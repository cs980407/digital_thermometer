==> flow/design.v <==
module dht11(
    input               clk,   
    input               rst_n,                                   
    input               dht11,   
  	output  reg  [7:0] 	Out1,Out2,Out3,Out4,
    output 	reg 		TH,TL,  
  output reg  [31:0] data_valid
); 
reg[5:0]   data_count;                                       
reg[39:0]  data_temp;        
  reg [3:0] i ;
  reg count_finish;
always @ (posedge clk or negedge rst_n) begin
    if(!rst_n) 
	 begin
		data_temp  <= 40'd0;
        data_count <= 6'd0;
    end 
    else 
				begin
                  data_count <= data_count + 1'b1;
              case(dht11)
                0: data_temp <= {data_temp[38:0],1'b0}                  ;
                1: data_temp <= {data_temp[38:0],1'b1}; 
              endcase
                if(data_count == 40)                                       
					 begin
                       count_finish=1;
                   data_valid <= data_temp[39:8];  
                end
            end 
end
  always@(data_valid or count_finish)
    begin
      TH=0; TL=0;
    if(count_finish==1)
      begin
      for (i = 0; i < 8; i = i+1)
		begin
          Out1[i] = data_valid[24+i];
          Out2[i] = data_valid[16+i];
          Out3[i] = data_valid[8+i];
          Out4[i] = data_valid[i];
        end
       if ((data_valid[15:8] > 35))
           TH = 1;
       else
            TL = 1;
    end
    end
endmodule
# From RTL to reports: dht11

Tool output for the design above, in the order of the flow.
Lines are those of the file above, counted from 1.
Cell names lack the library's common part.
The mark n/a stands for no value.

Top: dht11
Clock port: clk
Library: sky130hd
Library corner: tt_025C_1v80

# Word level

Source: Yosys, flattened and elaborated, memories not mapped. Widths are those after wreduce. Registers that Yosys merges into a memory's read port (data or address) are not register bits. Print and check cells do not count. Equal cells are merged and count once.

Bitwise logic cells: 1
Mux-type cells: 3
Eq/ne operators: 1
Reductions and logical operators: 1
Add/subtract/negate cells: 1
$lt $le $gt $ge: 1

Operator list:

| kind                                                | number |
| parallel mux 40 bit (select 2 bit)                  | 1 |
| > comparator 8 x 6 -> 1 bit (second input constant) | 1 |
| adder 6 x 1 -> 6 bit (second input constant)        | 1 |
| == test 6 bit (second input constant)               | 1 |
| AND reduction 2 bit                                 | 1 |
| 2-to-1 mux 1 bit                                    | 2 |
| inverter 1 bit                                      | 1 |

Word-level cells: 11
Output and inout port bits: 66
Input port bits: 3
Register bits after elaboration: 78

# Depth

Yosys ltp: most cells in a row. Word level: on the elaborated netlist, between registers, memories and ports. Mapped: between sequential cells and ports; inverters and the memories' decode and read muxes count.

Depth in word-level cells: 2
ABC_AREA: 0
Depth in mapped cells: 4

# Mapped cells and area

Source: synth_stat.txt of the flow (Yosys; design flattened, memories mapped). It holds for the ABC_AREA given above (unset counts as 0); a run with the other value may have another netlist.
Totals and module areas in this step are rounded.

Cell types:

| type     | number |
| dfrtp_1  | 46 |
| edfxtp_1 | 32 |
| buf_4    | 32 |
| ha_1     | 2 |
| xnor2_1  | 2 |
| xor2_1   | 2 |
| and3_4   | 1 |
| inv_1    | 3 |
| nand3_2  | 1 |
| nand4b_1 | 1 |
| nor3b_1  | 1 |
| o31ai_1  | 1 |
| nand3_1  | 1 |
| nand2_1  | 1 |
| nor2_1   | 1 |

Buffer cells: 32
Flip-flops: 78
Cells in the netlist: 127
Mapped area: 0.0025 sq mm

# Path before layout

OpenSTA on the mapped netlist: ideal clock, no wires. The path of least setup slack (recovery checks aside). Input and output delay are each 20% of the period. Register names are those of the netlist, which keeps one name where synthesis merged equal registers.

Path kind: in2reg
Start point: input rst_n
End point: register data_valid[0]
Driving pins on the path: 2
Period: 7.45 ns
Time at the first pin: 1.490 ns
Setup time: 0.468 ns
Delay of the path: 2.969 ns
Setup slack: 2.991 ns
Data arrival time: 3.991 ns
Period reached after synthesis: 4.459 ns

"delay of the path" is the arrival time less input delay plus setup time.
"driving pins on the path": output pins that drive a net of the path, with the launching flip-flop's if there is one; two outputs of one cell count as two.
"period reached after synthesis" = period - worst setup slack (recovery checks aside). The figure is calculated, with input and output delays left at 20% of the set period.
Between the ends stands the longest chain of elaborated cells between them, by number of cells; it is not shown to be the way that was timed. Of several equally long chains one is given.
Each line given opens the expression or statement behind the cell; cells for indexed reads and writes are added by Yosys, which also makes memories of some case tables.

Cells stage by stage: nand4b_1 nor3b_1
Cells in the longest elaborated chain: 1
Elaborated cells between the ends (all ways): 1
Source lines of those cells: 0

RTL lines, path post-synthesis:

| element             | RTL line | text |
| start: declaration  | 3        | `input               rst_n,` |
| AND reduction 2 bit | n/a      |  |
| end: assignment     | 29       | `data_valid <= data_temp[39:8];` |
| end: declaration    | 7        | `output reg  [31:0] data_valid` |

# Timing after layout

From the final timing report of job 1: the path of least setup slack in the routed layout; clock arrival at registers is part of the times.

Path kind: reg2out
Start point: register data_valid[12]
End point: output TL
Time at the first pin: 0.32 ns
Setup slack: 1.84 ns
Driving pins on the path: 5
Data arrival time: 1.66 ns
Period: 4.37 ns

Between the ends stands the longest chain of elaborated cells between them, by number of cells; it is not shown to be the way that was timed. Of several equally long chains one is given.

Cells stage by stage: edfxtp_1 o31ai_1 nand2_1 inv_1 clkdlybuf4s50_1
Cells in the longest elaborated chain: 2
Elaborated cells between the ends (all ways): 2
Source lines of those cells: 1

RTL lines, path after layout:

| element                     | RTL line | text |
| start: declaration          | 7        | `output reg  [31:0] data_valid` |
| start: assignment           | 29       | `data_valid <= data_temp[39:8];` |
| > comparator 8 x 6 -> 1 bit | 45       | `if ((data_valid[15:8] > 35))` |
| 2-to-1 mux 1 bit            | 45       |  |
| end: declaration            | 6        | `output reg TH,TL,` |

Memo
Re: implementation data of dht11

Measured data: module dht11, platform sky130hd, 2 stored runs of the flow under differing settings, order arbitrary. Input and output delays are each 20% of the period that was set; the output load is 0.01 pF.
"clock period achieved": clock period set for the run, less the worst setup slack. It is reckoned from that one timing run; input and output delays stay at 20% of the period that was set.
"time on the worst setup path" = time allowed to the worst setup path (clock period - input delay - output delay, where it has them) - its slack; a late launch clock adds to it, a late capture clock takes from it.
"power consumption" is the tool's figure for a default switching activity; nothing was simulated.
Results are given in rounded form.
A setting shown as n/a is not set for that run.

| name                                    | job 1   | job 2  |
| period_ns                               | 4.37    | 3.52   |
| CORE_UTILIZATION                        | 54      | 51     |
| HOLD_SLACK_MARGIN                       | -0.04   | n/a    |
| CORE_MARGIN                             | 7       | 2      |
| CELL_PAD_IN_SITES_DETAIL_PLACEMENT      | 0       | n/a    |
| TNS_END_PERCENT                         | 20      | 75     |
| ABC_AREA                                | 0       | n/a    |
| MAX_ROUTING_LAYER                       | met5    | n/a    |
| CAP_MARGIN                              | 20      | 20     |
| SLEW_MARGIN                             | 20      | 20     |
| SETUP_SLACK_MARGIN                      | n/a     | 0.58   |
| PLACE_DENSITY_LB_ADDON                  | n/a     | 0.29   |
| CELL_PAD_IN_SITES_GLOBAL_PLACEMENT      | n/a     | 2      |
| GPL_TIMING_DRIVEN                       | n/a     | 0      |
| CTS_CLUSTER_SIZE                        | n/a     | 25     |
| CTS_CLUSTER_DIAMETER                    | n/a     | 295    |
| synthesized cell area (sq mm)           | 0.0025  | 0.0025 |
| clock period achieved (ns)              | 2.531   | 2.418  |
| setup slack of the worst path (ns)      | 1.8     | 1.1    |
| time on the worst setup path (ns)       | 1.66    | 1.71   |
| class of the worst setup path           | reg2out | in2reg |
| power consumption (W)                   | 0.0014  | 0.0016 |
| die outline area (sq mm)                | 0.0067  | 0.0054 |
| standard-cell area after layout (sq mm) | 0.0032  | 0.0035 |
| sum of negative setup slack (ns)        | 0.000   | 0.000  |
| utilization after layout (%)            | 74      | 74     |
